==> flow/design.v <==
module wptr_full #(parameter ADDR_WIDTH = 4)(
	output logic wfull,
	output logic [ADDR_WIDTH-1:0] waddr,
	output logic [ADDR_WIDTH :0] wptr,
	input logic [ADDR_WIDTH :0] wq2_rptr,
	input logic winc, wclk, wrst_n);
	bit [ADDR_WIDTH:0] wbin;
	bit [ADDR_WIDTH:0] wgraynext, wbinnext;
	bit wfull_val;
	always_ff @(posedge wclk or negedge wrst_n)
	begin
		if (!wrst_n) 
			{wbin, wptr} <= 0;
		else 
			{wbin, wptr} <= {wbinnext, wgraynext};
	end
	assign waddr = wbin[ADDR_WIDTH-1:0];
	assign wbinnext = (!wrst_n) ? 0 : (wbin + (winc & ~wfull));
	assign wgraynext = (!wrst_n) ? 0 : ((wbinnext>>1) ^ wbinnext);
	assign wfull_val = (wgraynext=={~wq2_rptr[ADDR_WIDTH:ADDR_WIDTH-1],wq2_rptr[ADDR_WIDTH-2:0]});
	always_ff @(posedge wclk or negedge wrst_n)
	begin
		if (!wrst_n) 
			wfull <= 1'b0;
		else 
			wfull <= wfull_val;
	end
endmodule
# [Tool chain data of wptr_full]
# What the tools print for wptr_full, step after step.
# Lines are those of the file above, counted from 1.
# Operators: Yosys type, input widths -> output width; for muxes data width and select width s.
# Library cell names are shortened.
# A cell with n/a has no value.
[design] top_module="wptr_full" clock="wclk" library="sky130hd" corner="tt_025C_1v80"

# [Elaborated design]
# Counts by Yosys on the flattened word-level netlist (proc, flatten, opt, wreduce; memories kept). Register bits leave out memories and registers merged into their read ports (data or address); mux counts leave out enables and synchronous resets folded into registers. Print and check cells are left out. Cells with the same type and inputs are merged into one.
[word_totals] register_bits=11 in_bits=8 output_inout_bits=10 elab_cells=11
[classes] add_sub_neg=1 eq_ne=1 mux=2 n_logic=4
[ops] op="$mux 5" count=2
[ops] op="$and 1x5->5" count=1
[ops] op="$not 1->5" count=1
[ops] op="$xor 4x5->5" count=1
[ops] op="$add 5x5->5" count=1
[ops] op="$eq 5x5->1" count=1
[ops] op="$not 2->2" count=1

# [Longest topological paths]
# Depth = most cells in a row (Yosys ltp): at word level without a register or memory, in the mapped netlist without a sequential cell, where the memories' decode and read muxes count.
[depth] depth_word=7 ABC_AREA=0 ltp_mapped=8 mapped_depth_nobuf=8

# [Mapped cells and area]
# Source: synth_stat.txt of the flow (Yosys; design flattened, memories mapped). It holds for the ABC_AREA given above (unset counts as 0); a run with the other value may have another netlist.
# The area totals of this step are shown rounded.
[synth_totals] mapped_cells=45 mapped_area_um2=589 seq_area_um2=275 ff_cells=11 buf_cells=4
[types] cell="dfrtp_1" count=11 type_area_um2=275.264
[types] cell="mux2i_4" count=2 type_area_um2=45.043
[types] cell="xor2_1" count=4 type_area_um2=35.034
[types] cell="buf_4" count=4 type_area_um2=30.029
[types] cell="xnor2_1" count=3 type_area_um2=26.275
[types] cell="ha_1" count=2 type_area_um2=25.024
[types] cell="xnor3_1" count=1 type_area_um2=22.522
[types] cell="mux2i_1" count=2 type_area_um2=20.019
[types] cell="nand3_2" count=2 type_area_um2=20.019
[types] cell="and2_1" count=3 type_area_um2=18.768
[types] cell="xor2_2" count=1 type_area_um2=16.266
[types] cell="nand2b_1" count=2 type_area_um2=12.512
[types] cell="nor2b_1" count=2 type_area_um2=12.512
[types] cell="nand2_1" count=3 type_area_um2=11.261
[types] cell="nor3_2" count=1 type_area_um2=10.01
[types] cell="nand3_1" count=1 type_area_um2=5.005
[types] cell="inv_1" count=1 type_area_um2=3.754

# [Timing after synthesis]
# Source: OpenSTA report_checks on the synthesized netlist (no wires, ideal clock, input and output delay 20% of the period each), path of least setup slack; recovery checks are left aside. Register names are those of the netlist, which keeps one name where synthesis merged equal registers.
[synth_path] path_type="register to register" startpoint="reg wfull" endpoint="reg wfull" clock_period_ns=1.87 setup_time_ns=0.080 t_first_pin_ns=0.000 arrival_ns=1.805 required_time_ns=1.790 path_slack_ns=-0.016 path_delay_ns=1.885 driving_pins=9 n_path_buf=0 period_less_setup_slack_ns=1.886
# "path_delay_ns" is the arrival time less input delay plus setup time.
# "driving_pins": output pins that drive a net of the path, with the launching flip-flop's if there is one; two outputs of one cell count as two.
# "period_less_setup_slack_ns" is the clock period less the worst setup slack; recovery checks do not enter. This is arithmetic on one report: input and output delays are still those of the set period (20% each).
# The rows between start and end are the longest chain of elaborated cells between them; the timing report does not say that the signal goes this way. Where chains are equally long, one stands for them.
# Each line given opens the expression or statement behind the cell; cells for indexed reads and writes are added by Yosys, which also makes memories of some case tables.
[synth_via] path_cell_list="dfrtp_1 -> nor2b_1 -> ha_1 -> ha_1 -> xnor3_1 -> nor2b_1 -> xnor2_1 -> nand3_1 -> nor3_2" elab_chain_len=7 cone_cells=7 cone_lines=3 classes_between="add/sub: 1; eq/ne: 1; mux: 2; logic: 3"
[synth_rtl] element="from (decl)" line=2 rtl="output logic wfull,"
[synth_rtl] element="from (assign)" line=24 rtl="wfull <= 1'b0;"
[synth_rtl] element="from (assign)" line=26 rtl="wfull <= wfull_val;"
[synth_rtl] element="$not 1->5" line=18 rtl="assign wbinnext = (!wrst_n) ? 0 : (wbin + (winc & ~wfull));"
[synth_rtl] element="$and 1x5->5" line=18
[synth_rtl] element="$add 5x5->5" line=18
[synth_rtl] element="$mux 5" line=18
[synth_rtl] element="$xor 4x5->5" line=19 rtl="assign wgraynext = (!wrst_n) ? 0 : ((wbinnext>>1) ^ wbinnext);"
[synth_rtl] element="$mux 5" line=19
[synth_rtl] element="$eq 5x5->1" line=20 rtl="assign wfull_val = (wgraynext=={~wq2_rptr[ADDR_WIDTH:ADDR_WIDTH-1],wq2_rptr[ADDR_WIDTH-2:0]});"
[synth_rtl] element="to (assign)" line=24
[synth_rtl] element="to (assign)" line=26
[synth_rtl] element="to (decl)" line=2
# Nets of the timed path that keep an RTL name, with a line that drives or declares them; the list need not be complete.
[synth_named_nets] net="wgraynext[1]" line=19

# [Path in the finished layout]
# Path of least setup slack in the final report of entry A (OpenROAD, finished layout, wires in). Where an end is a register, its clock arrival counts in the times.
[layout_path] path_type="register to register" startpoint="reg wfull" endpoint="reg wfull" clock_period_ns=1.52 setup_time_ns=0.07 t_first_pin_ns=0.26 arrival_ns=2.07 required_time_ns=1.71 path_slack_ns=-0.36 driving_pins=9 n_path_buf=0
# The rows between start and end are the longest chain of elaborated cells between them; the timing report does not say that the signal goes this way. Where chains are equally long, one stands for them.
[layout_via] path_cell_list="dfrtp_1 -> nor2b_1 -> ha_2 -> ha_4 -> xnor3_1 -> nor2b_2 -> xnor2_1 -> nand3_1 -> nor3_2" elab_chain_len=7 cone_cells=7 cone_lines=3 classes_between="add/sub: 1; eq/ne: 1; mux: 2; logic: 3"
[layout_rtl] element="from (decl)" line=2 rtl="output logic wfull,"
[layout_rtl] element="from (assign)" line=24 rtl="wfull <= 1'b0;"
[layout_rtl] element="from (assign)" line=26 rtl="wfull <= wfull_val;"
[layout_rtl] element="$not 1->5" line=18 rtl="assign wbinnext = (!wrst_n) ? 0 : (wbin + (winc & ~wfull));"
[layout_rtl] element="$and 1x5->5" line=18
[layout_rtl] element="$add 5x5->5" line=18
[layout_rtl] element="$mux 5" line=18
[layout_rtl] element="$xor 4x5->5" line=19 rtl="assign wgraynext = (!wrst_n) ? 0 : ((wbinnext>>1) ^ wbinnext);"
[layout_rtl] element="$mux 5" line=19
[layout_rtl] element="$eq 5x5->1" line=20 rtl="assign wfull_val = (wgraynext=={~wq2_rptr[ADDR_WIDTH:ADDR_WIDTH-1],wq2_rptr[ADDR_WIDTH-2:0]});"
[layout_rtl] element="to (assign)" line=24
[layout_rtl] element="to (assign)" line=26
[layout_rtl] element="to (decl)" line=2
# Nets of the timed path that keep an RTL name, with a line that drives or declares them; the list need not be complete.
[layout_named_nets] net="wgraynext[1]" line=19

Design wptr_full on sky130hd. What follows are 2 stored runs of the flow, each under its own settings; their order means nothing. The constraints put input and output delay at 20% of the set period each and load the outputs with 0.01 pF.
"achieved_clock_period_ns" = clock period - worst setup slack. The figure is calculated, with input and output delays left at 20% of the set period.
"worstPathTime_ns" means the part of the period allowed to the worst setup path (the constraints hold back 20% at inputs and 20% at outputs) less its slack; where the path has registers, the arrival times of their clocks count too.
"totalPower_uw" is the tool's figure for a default switching activity; nothing was simulated.
The results are shown rounded.

[flow] entry A: files
==> flow/run.sh <==
#!/bin/bash
# the make line also repeats the synthesis and layout settings of config.mk as NAME=value (left out here)
make -C /OpenROAD-flow-scripts/flow DESIGN_CONFIG=/design/flow/config.mk WORK_HOME=/design/flow/orfs CLKGATE_MAP_FILE= finish
==> flow/config.mk <==
export PLATFORM = sky130hd
export DESIGN_NAME = wptr_full
export DESIGN_NICKNAME = wptr_full
export VERILOG_FILES = /design/flow/design.v
export SDC_FILE = /design/flow/constraint.sdc
export NUM_CORES = 4
export LEC_CHECK = 0
export CAP_MARGIN = 20
export CORE_MARGIN = 2
export CORE_UTILIZATION = 44
export CTS_CLUSTER_DIAMETER = 31
export PLACE_DENSITY_LB_ADDON = 0.1
export SETUP_SLACK_MARGIN = 0.08
export SLEW_MARGIN = 20
==> flow/constraint.sdc <==
create_clock -name core_clock -period 1.52 [get_ports {wclk}]
set_input_delay 0.3040 -clock core_clock [delete_from_list [all_inputs] [get_ports {wclk}]]
set_output_delay 0.3040 -clock core_clock [all_outputs]
set_load 0.01 [all_outputs]

[flow] entry A: metrics
[metrics] synth_chip_area_um2 = 589
[metrics] dieArea_um2 = 1650
[metrics] cell_area_final_um2 = 973
[metrics] fin_util_pct = 76.7
[metrics] fin_ws_ns = -0.357
[metrics] final_setup_tns_ns = -1.06
[metrics] totalPower_uw = 696
[metrics] achieved_clock_period_ns = 1.877
[metrics] worstPathTime_ns = 1.88
[metrics] worst_setup_path_type = register to register

[flow] entry B: files
==> flow/run.sh <==
#!/bin/bash
# the make line also repeats the synthesis and layout settings of config.mk as NAME=value (left out here)
make -C /OpenROAD-flow-scripts/flow DESIGN_CONFIG=/design/flow/config.mk WORK_HOME=/design/flow/orfs CLKGATE_MAP_FILE= finish
==> flow/config.mk <==
export PLATFORM = sky130hd
export DESIGN_NAME = wptr_full
export DESIGN_NICKNAME = wptr_full
export VERILOG_FILES = /design/flow/design.v
export SDC_FILE = /design/flow/constraint.sdc
export NUM_CORES = 4
export LEC_CHECK = 0
export CAP_MARGIN = 20
export CORE_MARGIN = 2
export CORE_UTILIZATION = 40
export SLEW_MARGIN = 20
==> flow/constraint.sdc <==
create_clock -name core_clock -period 1.51 [get_ports {wclk}]
set_input_delay 0.3020 -clock core_clock [delete_from_list [all_inputs] [get_ports {wclk}]]
set_output_delay 0.3020 -clock core_clock [all_outputs]
set_load 0.01 [all_outputs]

[flow] entry B: metrics
[metrics] synth_chip_area_um2 = 589
[metrics] dieArea_um2 = 1800
[metrics] cell_area_final_um2 = 926
[metrics] fin_util_pct = 69.4
[metrics] fin_ws_ns = -0.289
[metrics] final_setup_tns_ns = -0.355
[metrics] totalPower_uw = 684
[metrics] achieved_clock_period_ns = 1.799
[metrics] worstPathTime_ns = 1.80
[metrics] worst_setup_path_type = register to register
