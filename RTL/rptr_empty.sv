==> flow/design.v <==
module rptr_empty #(parameter ADDR_WIDTH = 4) (output reg rempty,
											   output [ADDR_WIDTH-1:0] raddr,
											   output reg [ADDR_WIDTH :0] rptr,
											   input [ADDR_WIDTH :0] rq2_wptr,
											   input rinc, rclk, rrst_n);
	bit [ADDR_WIDTH:0] rbin;
	bit [ADDR_WIDTH:0] rgraynext, rbinnext;
	bit rempty_val;
	always_ff@(posedge rclk or negedge rrst_n)
	begin
		if(!rrst_n)
			{rbin, rptr} <= 0;
		else
			{rbin, rptr} <= {rbinnext, rgraynext};
	end
	assign raddr = rbin[ADDR_WIDTH-1:0];
	assign rbinnext = (!rrst_n) ? 0 : (rbin + (rinc & ~rempty));
	assign rgraynext = (!rrst_n) ? 0 : ((rbinnext>>1) ^ rbinnext);
	assign rempty_val = (rgraynext == rq2_wptr);
	always_ff@(posedge rclk or negedge rrst_n)
	begin
		if(!rrst_n) 
			rempty <= 1'b1;
		else
			rempty <= rempty_val;
	end
endmodule
# Reports on rptr_empty
# What the tools print for rptr_empty, step after step.
# Lines are those of the file above, counted from 1.
# Operators carry their Yosys type and port widths (W data, S select, Z words).
# The mark n/a stands for no value.
# inputs
top	rptr_empty
clk_port	rclk
library	sky130hd
corner	tt_025C_1v80

# Elaborated design
# Yosys after proc, flatten, opt, wreduce and memory -nomap, before mapping. Enables and synchronous resets that opt folds into registers are not counted as muxes. Memory bits, and registers merged into a memory's read port (data or address), are not among the register bits. Print and check cells are not counted. Equal cells are merged and count once.
# classes
n_eq	1
n_mux	2
n_logic	3
n_addsub	1
# op_table
op	n
$mux W5	2
$and A1 B5 Y5	1
$not A1 Y5	1
$xor A4 B5 Y5	1
$add A5 B5 Y5	1
$eq A5 B5 Y1	1
# word_totals
out_inout_bits	10
reg_bits	11
word_cells	10
input_bits	8

# Logic depth
# Depth = most cells in a row (Yosys ltp): at word level without a register or memory, in the mapped netlist without a sequential cell, where the memories' decode and read muxes count.
# depth
depth_word	7
ABC_AREA	0
depth_mapped	8
depth_no_buf	8

# Mapped cells and area
# The flow's flattened synthesis, as Yosys stat reports it; memories are mapped. The netlist is that of the ABC_AREA named above (0 if unset); the other value can give another one.
# by_type
cell	n	type_area_um2
sky130_fd_sc_hd__dfrtp_1	10	250.24
sky130_fd_sc_hd__xor2_1	7	61.309
sky130_fd_sc_hd__buf_4	4	30.029
sky130_fd_sc_hd__dfstp_2	1	26.275
sky130_fd_sc_hd__and2_1	4	25.024
sky130_fd_sc_hd__ha_1	2	25.024
sky130_fd_sc_hd__nand2b_1	4	25.024
sky130_fd_sc_hd__mux2i_4	1	22.522
sky130_fd_sc_hd__mux2i_1	2	20.019
sky130_fd_sc_hd__mux2i_2	1	13.763
sky130_fd_sc_hd__nor4_2	1	12.512
sky130_fd_sc_hd__nand2_1	3	11.261
sky130_fd_sc_hd__nand3_1	2	10.01
sky130_fd_sc_hd__nand3_2	1	10.01
sky130_fd_sc_hd__xnor2_1	1	8.758
sky130_fd_sc_hd__nor2b_1	1	6.256
sky130_fd_sc_hd__inv_1	1	3.754
# synth_totals
buffers	4
ffs	11
mapped_area_mm2	0.0005618
sequential_area_mm2	0.0002765
stdcells	46

# Timing after synthesis
# Source: OpenSTA report_checks on the synthesized netlist (no wires, ideal clock, input and output delay 20% of the period each), path of least setup slack; recovery checks are left aside. Register names are those of the netlist, which keeps one name where synthesis merged equal registers.
# synth_path
path_type	input port to flip-flop
from	input port rinc
to	register rempty
setup_ps	90
delay_ps	1465
input_delay_ps	508
driving_pins	8
required_time_ps	2450
path_slack_ps	567
arrival_time_ps	1883
path_buffers	0
period_ps	2540
synth_period_reached_ps	1973
# "delay_ps" is the arrival time less input delay plus setup time.
# "driving_pins" counts driving pins, that of a launching flip-flop among them; a cell with two outputs on the path counts twice.
# "synth_period_reached_ps" is the clock period less the worst setup slack; recovery checks do not enter. This is arithmetic on one report: input and output delays are still those of the set period (20% each).
# Between the ends stands the longest chain of elaborated cells between them, by number of cells; it is not shown to be the way that was timed. Of several equally long chains one is given.
# Each line given opens the expression or statement behind the cell; cells for indexed reads and writes are added by Yosys, which also makes memories of some case tables.
# synth_via
path_cell_list	sky130_fd_sc_hd__nor2b_1 sky130_fd_sc_hd__ha_1 sky130_fd_sc_hd__ha_1 sky130_fd_sc_hd__xor2_1 sky130_fd_sc_hd__xor2_1 sky130_fd_sc_hd__and2_1 sky130_fd_sc_hd__xor2_1 sky130_fd_sc_hd__nor4_2
elab_chain_cells	6
# synth_rtl
item	line	source
start: declaration	5	input rinc, rclk, rrst_n);
$and A1 B5 Y5	17	assign rbinnext = (!rrst_n) ? 0 : (rbin + (rinc & ~rempty));
$add A5 B5 Y5	17
$mux W5	17
$xor A4 B5 Y5	18	assign rgraynext = (!rrst_n) ? 0 : ((rbinnext>>1) ^ rbinnext);
$mux W5	18
$eq A5 B5 Y1	19	assign rempty_val = (rgraynext == rq2_wptr);
end: assignment	23	rempty <= 1'b1;
end: assignment	25	rempty <= rempty_val;
end: declaration	1	module rptr_empty #(parameter ADDR_WIDTH = 4) (output reg rempty,

# Path in the finished layout
# From the final timing report of stored run 2: the path of least setup slack in the routed layout; clock arrival at registers is part of the times.
# The report prints the path's times to 10 ps; the period is as set.
# layout_path
path_type	input port to flip-flop
from	input port rrst_n
to	register rempty
setup_ps	80
input_delay_ps	630
path_buffers	1
arrival_time_ps	2220
required_time_ps	3320
path_slack_ps	1100
period_ps	3170
driving_pins	6
# Between the ends stands the longest chain of elaborated cells between them, by number of cells; it is not shown to be the way that was timed. Of several equally long chains one is given.
# layout_via
path_cell_list	sky130_fd_sc_hd__clkdlybuf4s50_1 sky130_fd_sc_hd__nand2_1 sky130_fd_sc_hd__mux2i_4 sky130_fd_sc_hd__mux2i_2 sky130_fd_sc_hd__xor2_1 sky130_fd_sc_hd__nor4_2
elab_chain_cells	4
# layout_rtl
item	line	source
start: declaration	5	input rinc, rclk, rrst_n);
$mux W5	17	assign rbinnext = (!rrst_n) ? 0 : (rbin + (rinc & ~rempty));
$xor A4 B5 Y5	18	assign rgraynext = (!rrst_n) ? 0 : ((rbinnext>>1) ^ rbinnext);
$mux W5	18
$eq A5 B5 Y1	19	assign rempty_val = (rgraynext == rq2_wptr);
end: assignment	23	rempty <= 1'b1;
end: assignment	25	rempty <= rempty_val;
end: declaration	1	module rptr_empty #(parameter ADDR_WIDTH = 4) (output reg rempty,

# Record of 2 stored runs of the RTL-to-layout flow on rptr_empty, platform sky130hd. The runs are unordered. Constraints: input delay and output delay 20% of the set period each, output load 0.01 pF.
# "timing.achieved_period_ps" is the run's clock period less its worst setup slack. It is reckoned from that one timing run; input and output delays stay at 20% of the period that was set.
# "critical_path_time_ps": the worst setup path's part of the clock period (all of it between registers, 20% less for each end at a port) less its slack. A launch clock that arrives late makes it longer, a capture clock that arrives late makes it shorter.
# "power.total_w" is the tool's figure for a default switching activity; nothing was simulated.
# "critical_path_time_ps" is known to 10 ps.
# Settings: -- = not set for that run.
# Among the results, -- means that no value is shown for the run.
name,stored run 1,stored run 2
period_ns,2.6,3.17
CORE_UTILIZATION,60,15
PLACE_DENSITY_LB_ADDON,0.13,0.16
CELL_PAD_IN_SITES_GLOBAL_PLACEMENT,3,2
CELL_PAD_IN_SITES_DETAIL_PLACEMENT,2,--
GPL_TIMING_DRIVEN,1,1
CTS_CLUSTER_DIAMETER,340,323
SLEW_MARGIN,15,20
MIN_ROUTING_LAYER,met1,met2
CAP_MARGIN,20,20
CORE_MARGIN,2,9
SETUP_SLACK_MARGIN,--,0.75
CORE_ASPECT_RATIO,--,1.27
ABC_AREA,--,0
layout_stdcell_area_mm2,--,0.0009534
critical_path_time_ps,--,1430
path_kind,--,input port to flip-flop
final_setup_ws_ps,--,1101
power.total_w,--,0.0003752
final_setup_tns_ps,--,0
finish.utilization_frac,--,0.271
post_synth_area_mm2,--,0.0005618
timing.achieved_period_ps,--,2069
hold_worst_slack_ps,--,618
final_die_area_mm2,--,0.006288
# Stored run 1: no results, floorplanning failed with PDN-0185
